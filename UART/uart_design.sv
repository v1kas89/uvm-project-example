==> flow/design.v <==
interface uart_interface(clk,rst);
	input clk,rst;
	logic 	    PSEL;
	logic[7:0]  tx_data;
	logic	    tx_valid;
	logic 	    tx_ready;
	logic	    txd;
	logic	    rxd;
	logic[7:0]  rx_data;
	logic 	    rx_valid;
endinterface
module uart #(
  parameter CLK_FREQ = 50000000,   
  parameter BAUD_RATE = 9600       
)(
  input  logic       clk,
  input  logic       reset_n,      
  input  logic [7:0] tx_data,
  input  logic       tx_valid,
  output logic       tx_ready,
  output logic       txd,
  input  logic       rxd,
  output logic [7:0] rx_data,
  output logic       rx_valid
);
  localparam integer BAUD_DIV = CLK_FREQ / BAUD_RATE;
  logic [$clog2(BAUD_DIV)-1:0] baud_cnt;
  logic baud_tick;
  always_ff @(posedge clk or negedge reset_n) begin
    if (!reset_n) begin
      baud_cnt  <= 0;
      baud_tick <= 0;
    end else begin
      if (baud_cnt == BAUD_DIV-1) begin
        baud_cnt  <= 0;
        baud_tick <= 1;
      end else begin
        baud_cnt  <= baud_cnt + 1;
        baud_tick <= 0;
      end
    end
  end
  typedef enum logic [2:0] {
    TX_IDLE,
    TX_START,
    TX_DATA,
    TX_STOP
  } tx_state_t;
  tx_state_t tx_state;
  logic [2:0] tx_bit_cnt;
  logic [7:0] tx_shift;
  assign tx_ready = (tx_state == TX_IDLE);
  always_ff @(posedge clk or negedge reset_n) begin
    if (!reset_n) begin
      tx_state   <= TX_IDLE;
      txd        <= 1'b1;  
      tx_bit_cnt <= 0;
      tx_shift   <= 0;
    end else if (baud_tick) begin
      case (tx_state)
        TX_IDLE: begin
          if (tx_valid) begin
            tx_shift   <= tx_data;
            tx_state   <= TX_START;
            txd        <= 1'b0;  
          end
        end
        TX_START: begin
          tx_state   <= TX_DATA;
          tx_bit_cnt <= 0;
        end
        TX_DATA: begin
          txd       <= tx_shift[0];
          tx_shift  <= tx_shift >> 1;
          if (tx_bit_cnt == 7)
            tx_state <= TX_STOP;
          else
            tx_bit_cnt <= tx_bit_cnt + 1;
        end
        TX_STOP: begin
          txd      <= 1'b1;  
          tx_state <= TX_IDLE;
        end
      endcase
    end
  end
  typedef enum logic [2:0] {
    RX_IDLE,
    RX_START,
    RX_DATA,
    RX_STOP
  } rx_state_t;
  rx_state_t rx_state;
  logic [2:0] rx_bit_cnt;
  logic [7:0] rx_shift;
  logic [15:0] rx_sample_cnt;
  logic rx_valid_reg;
  assign rx_valid = rx_valid_reg;
  always_ff @(posedge clk or negedge reset_n) begin
    if (!reset_n) begin
      rx_state      <= RX_IDLE;
      rx_bit_cnt    <= 0;
      rx_shift      <= 0;
      rx_valid_reg  <= 0;
      rx_sample_cnt <= 0;
      rx_data       <= 0;
    end else begin
      rx_valid_reg <= 0;  
      case (rx_state)
        RX_IDLE: begin
          if (!rxd) begin  
            rx_state      <= RX_START;
            rx_sample_cnt <= BAUD_DIV/2;  
          end
        end
        RX_START: begin
          if (rx_sample_cnt == 0) begin
            if (!rxd) begin
              rx_state      <= RX_DATA;
              rx_bit_cnt    <= 0;
              rx_sample_cnt <= BAUD_DIV-1;
            end else begin
              rx_state <= RX_IDLE;  
            end
          end else
            rx_sample_cnt <= rx_sample_cnt - 1;
        end
        RX_DATA: begin
          if (rx_sample_cnt == 0) begin
            rx_shift <= {rxd, rx_shift[7:1]};
            if (rx_bit_cnt == 7)
              rx_state <= RX_STOP;
            else
              rx_bit_cnt <= rx_bit_cnt + 1;
            rx_sample_cnt <= BAUD_DIV-1;
          end else
            rx_sample_cnt <= rx_sample_cnt - 1;
        end
        RX_STOP: begin
          if (rx_sample_cnt == 0) begin
            if (rxd) begin  
              rx_data      <= rx_shift;
              rx_valid_reg <= 1;
            end
            rx_state <= RX_IDLE;
          end else
            rx_sample_cnt <= rx_sample_cnt - 1;
        end
      endcase
    end
  end
endmodule
# Reports on uart
# The steps from the RTL of uart to its reports follow in flow order.
# Line numbers count from 1 in the design file above.
# A cell with - has no value.
dict set report setup {
  top {uart}
  clock {clk}
  lib {sky130hd}
  pvt_corner {tt_025C_1v80}
}

# Word level
# Yosys after proc, flatten, opt, wreduce and memory -nomap, before mapping. Memory bits, and registers merged into a memory's read port (data or address), are not among the register bits. Print and check cells are not counted. Equal cells are merged and count once.
dict set report word_totals {
  reg_bits 68
  latchBits 0
  ramBits 0
  romBits 0
  clocked_rd_ports_x_width 0
  n_memories 0
  inputBits 12
  out_inout_bits 11
  wordCells 87
}
dict set report op_classes {
  add_sub_neg 4
  multipliers 0
  n_div 0
  compare 0
  equal 21
  shifts 0
  mux 32
  logic 0
  reduce_logical 18
}
# cell n
set op_table {}
lappend op_table {{two-way mux 16 bit} 5}
lappend op_table {{parallel mux 16 bit (select 4 bit)} 1}
lappend op_table {{two-way mux 3 bit} 12}
lappend op_table {{parallel mux 3 bit (select 4 bit)} 2}
lappend op_table {{inequality test 2 bit with constant B} 11}
lappend op_table {{subtractor 16 x 1 -> 16 bit with constant B} 1}
lappend op_table {{logical NOT 16 bit} 1}
lappend op_table {{parallel mux 8 bit (select 2 bit)} 1}
lappend op_table {{adder 13 x 1 -> 13 bit with constant B} 1}
lappend op_table {{== test 13 bit with constant B} 1}
lappend op_table {{two-way mux 13 bit} 1}
lappend op_table {{== test 3 x 2 -> 1 bit with constant B} 4}
lappend op_table {{AND reduction 3 bit} 4}
lappend op_table {{parallel mux 3 bit (select 2 bit)} 2}
lappend op_table {{AND reduction 4 bit} 2}
lappend op_table {{nonzero test 4 bit} 2}
lappend op_table {{two-way mux 8 bit} 1}
lappend op_table {{nonzero test 2 bit} 3}
lappend op_table {{adder 3 x 1 -> 3 bit with constant B} 2}
lappend op_table {{== test 3 x 1 -> 1 bit with constant B} 2}
lappend op_table {{== test 3 bit with constant B} 2}
lappend op_table {{logical NOT 3 bit} 2}
lappend op_table {{AND reduction 6 bit} 1}
lappend op_table {{AND reduction 5 bit} 1}
lappend op_table {{two-way mux 1 bit} 5}
lappend op_table {{inequality test 3 bit with constant B} 1}
lappend op_table {{nonzero test 3 bit} 1}
lappend op_table {{parallel mux 1 bit (select 3 bit)} 1}
# Other operator kinds: 2; their cells: 2.

# Logic depth
# Longest topological path by Yosys (ltp), each cell counted once; first at word level (registers and memories cut), then after technology mapping (sequential cells cut; the memories' decode and read muxes count).
dict set report depth {
  depth_word 4
  ABC_AREA 0
  ltp_mapped 8
  ltp_nobuf 7
}

# Synthesis result
# The flow's flattened synthesis, as Yosys stat reports it; memories are mapped. The netlist is that of the ABC_AREA named above (0 if unset); the other value can give another one.
# The area totals of this step are shown rounded.
dict set report mapped {
  mapped_cells 312
  synth_area_um2 3400
  sequential_area_um2 1800
  ffs 70
  buffers 12
}
# cell_type n type_area_um2
set types {}
lappend types {sky130_fd_sc_hd__dfrtp_1 67 1.68E+03}
lappend types {sky130_fd_sc_hd__mux2_2 17 191.434}
lappend types {sky130_fd_sc_hd__nand2_1 37 138.883}
lappend types {sky130_fd_sc_hd__a22o_1 14 122.618}
lappend types {sky130_fd_sc_hd__o21ai_0 21 105.101}
lappend types {sky130_fd_sc_hd__ha_1 7 87.584}
lappend types {sky130_fd_sc_hd__dfstp_2 3 78.826}
lappend types {sky130_fd_sc_hd__mux2i_1 7 70.067}
lappend types {sky130_fd_sc_hd__xor2_1 7 61.309}
lappend types {sky130_fd_sc_hd__nand3_1 12 60.058}
lappend types {sky130_fd_sc_hd__nor2_1 14 52.55}
lappend types {sky130_fd_sc_hd__nor3_1 9 45.043}
lappend types {sky130_fd_sc_hd__a21oi_1 8 40.038}
lappend types {sky130_fd_sc_hd__inv_1 8 30.029}
lappend types {sky130_fd_sc_hd__xnor2_1 3 26.275}
lappend types {sky130_fd_sc_hd__nor4_2 2 25.024}
lappend types {sky130_fd_sc_hd__a21o_1 3 22.522}
lappend types {sky130_fd_sc_hd__o31ai_1 3 22.522}
# Not listed: further types 49, cells in them 70.

# Worst setup path after synthesis
# Path of least setup slack by OpenSTA after synthesis, without wires, with an ideal clock, recovery checks aside; 20% of the period is set as input and as output delay. Where synthesis merged equal registers, the netlist keeps one of their names.
dict set report synth_timing {
  path_type {register to register}
  from {reg rx_sample_cnt[0]}
  to {reg rx_data[0]}
  tclk_ns 2.59
  setup_time_ns 0.125
  launch_ns 0.000
  t_arrival_ns 1.741
  t_required_ns 2.465
  setup_slack_ns 0.725
  delay_ns 1.866
  driving_pins 8
  path_buffers 1
  synth_period_reached_ns 1.865
}
# "delay_ns" = arrival - input delay + setup time.
# "driving_pins" counts driving pins, that of a launching flip-flop among them; a cell with two outputs on the path counts twice.
# "synth_period_reached_ns" = period - worst setup slack (recovery checks aside). The figure is calculated, with input and output delays left at 20% of the set period.
# Between the ends stands the longest chain of elaborated cells between them, by number of cells; it is not shown to be the way that was timed. Of several equally long chains one is given.
# Each line given opens the expression or statement behind the cell; cells for indexed reads and writes are added by Yosys, which also makes memories of some case tables.
# At most two assigning lines are given for a register; there are more.
dict set report synth_between {
  cell_sequence {sky130_fd_sc_hd__dfrtp_1 -> sky130_fd_sc_hd__inv_1 -> sky130_fd_sc_hd__ha_1 -> sky130_fd_sc_hd__nor4b_2 -> sky130_fd_sc_hd__and4_4 -> sky130_fd_sc_hd__and3_1 -> sky130_fd_sc_hd__buf_4 -> sky130_fd_sc_hd__mux2_2}
  elab_chain_cells 2
  cells_between 2
  classes_between {reduce/logical: 2}
}
# element line_no
set synth_rtl {}
lappend synth_rtl {{from (decl)} 96} ;# logic [15:0] rx_sample_cnt;
lappend synth_rtl {{from (assign)} 113} ;# rx_sample_cnt <= BAUD_DIV/2;
lappend synth_rtl {{from (assign)} 121} ;# rx_sample_cnt <= BAUD_DIV-1;
lappend synth_rtl {{logical NOT 16 bit} 140} ;# if (rx_sample_cnt == 0) begin
lappend synth_rtl {{AND reduction 3 bit} -}
lappend synth_rtl {{to (assign)} 106} ;# rx_data       <= 0;
lappend synth_rtl {{to (assign)} 142} ;# rx_data      <= rx_shift;
lappend synth_rtl {{to (decl)} 23} ;# output logic [7:0] rx_data,

# Worst path after layout
# From the final timing report of entry A: the path of least setup slack in the routed layout; clock arrival at registers is part of the times.
dict set report layout_timing {
  path_type {register to register}
  from {reg rx_sample_cnt[1]}
  to {reg rx_data[1]}
  tclk_ns 1.65
  setup_time_ns 0.11
  launch_ns 0.34
  t_arrival_ns 2.10
  t_required_ns 1.88
  setup_slack_ns -0.22
  driving_pins 8
  path_buffers 1
}
# Between the ends stands the longest chain of elaborated cells between them, by number of cells; it is not shown to be the way that was timed. Of several equally long chains one is given.
# At most two assigning lines are given for a register; there are more.
dict set report layout_between {
  cell_sequence {sky130_fd_sc_hd__dfrtp_1 -> sky130_fd_sc_hd__inv_2 -> sky130_fd_sc_hd__ha_4 -> sky130_fd_sc_hd__nor4b_4 -> sky130_fd_sc_hd__and4_4 -> sky130_fd_sc_hd__and3_4 -> sky130_fd_sc_hd__buf_6 -> sky130_fd_sc_hd__mux2_4}
  elab_chain_cells 2
  cells_between 2
  classes_between {reduce/logical: 2}
}
# element line_no
set layout_rtl {}
lappend layout_rtl {{from (decl)} 96} ;# logic [15:0] rx_sample_cnt;
lappend layout_rtl {{from (assign)} 113} ;# rx_sample_cnt <= BAUD_DIV/2;
lappend layout_rtl {{from (assign)} 121} ;# rx_sample_cnt <= BAUD_DIV-1;
lappend layout_rtl {{logical NOT 16 bit} 140} ;# if (rx_sample_cnt == 0) begin
lappend layout_rtl {{AND reduction 3 bit} -}
lappend layout_rtl {{to (assign)} 106} ;# rx_data       <= 0;
lappend layout_rtl {{to (assign)} 142} ;# rx_data      <= rx_shift;
lappend layout_rtl {{to (decl)} 23} ;# output logic [7:0] rx_data,

; Top module uart; platform sky130hd; tools Yosys and OpenROAD; 2 stored runs in no particular order. Input and output delays are each 20% of the period that was set; the output load is 0.01 pF.
; "achieved_clock_period_ns" = clock period - worst setup slack. The figure is calculated, with input and output delays left at 20% of the set period.
; "worstPathTime_ns" is the time allowed to the run's worst setup path (the clock period less input and output delay, where it has them) less its slack. Clock arrival times count: a late capture clock shortens it, a late launch clock lengthens it.
; "power.total_mw" is the tool's figure for a default switching activity; nothing was simulated.
; Results are given in rounded form.

[entry A: settings]
period_ns = 1.65
CORE_UTILIZATION = 35
SETUP_SLACK_MARGIN = 0.14
PLACE_DENSITY_LB_ADDON = 0.06
CORE_ASPECT_RATIO = 0.92
CORE_MARGIN = 6
CELL_PAD_IN_SITES_GLOBAL_PLACEMENT = 3
ABC_AREA = 0
CTS_CLUSTER_DIAMETER = 326
SLEW_MARGIN = 10
MIN_ROUTING_LAYER = met1
MAX_ROUTING_LAYER = met5
CAP_MARGIN = 20
[entry A: results]
worstPathTime_ns = 1.87
critical_path_type = register to register
design_die_area_um2 = 12000
post_synth_area_um2 = 3400
achieved_clock_period_ns = 1.866
power.total_mw = 5.6
final_util_pct = 53
timing.setup.ws_ns = -0.22

[entry B: settings]
period_ns = 1.66
CORE_UTILIZATION = 69
PLACE_DENSITY_LB_ADDON = 0.02
CORE_MARGIN = 2
CELL_PAD_IN_SITES_DETAIL_PLACEMENT = 1
GPL_ROUTABILITY_DRIVEN = 0
CTS_CLUSTER_SIZE = 71
CTS_CLUSTER_DIAMETER = 96
CAP_MARGIN = 40
MIN_ROUTING_LAYER = met1
SLEW_MARGIN = 20
[entry B: results]
outcome = no final report: placement broke off with DPL-0033
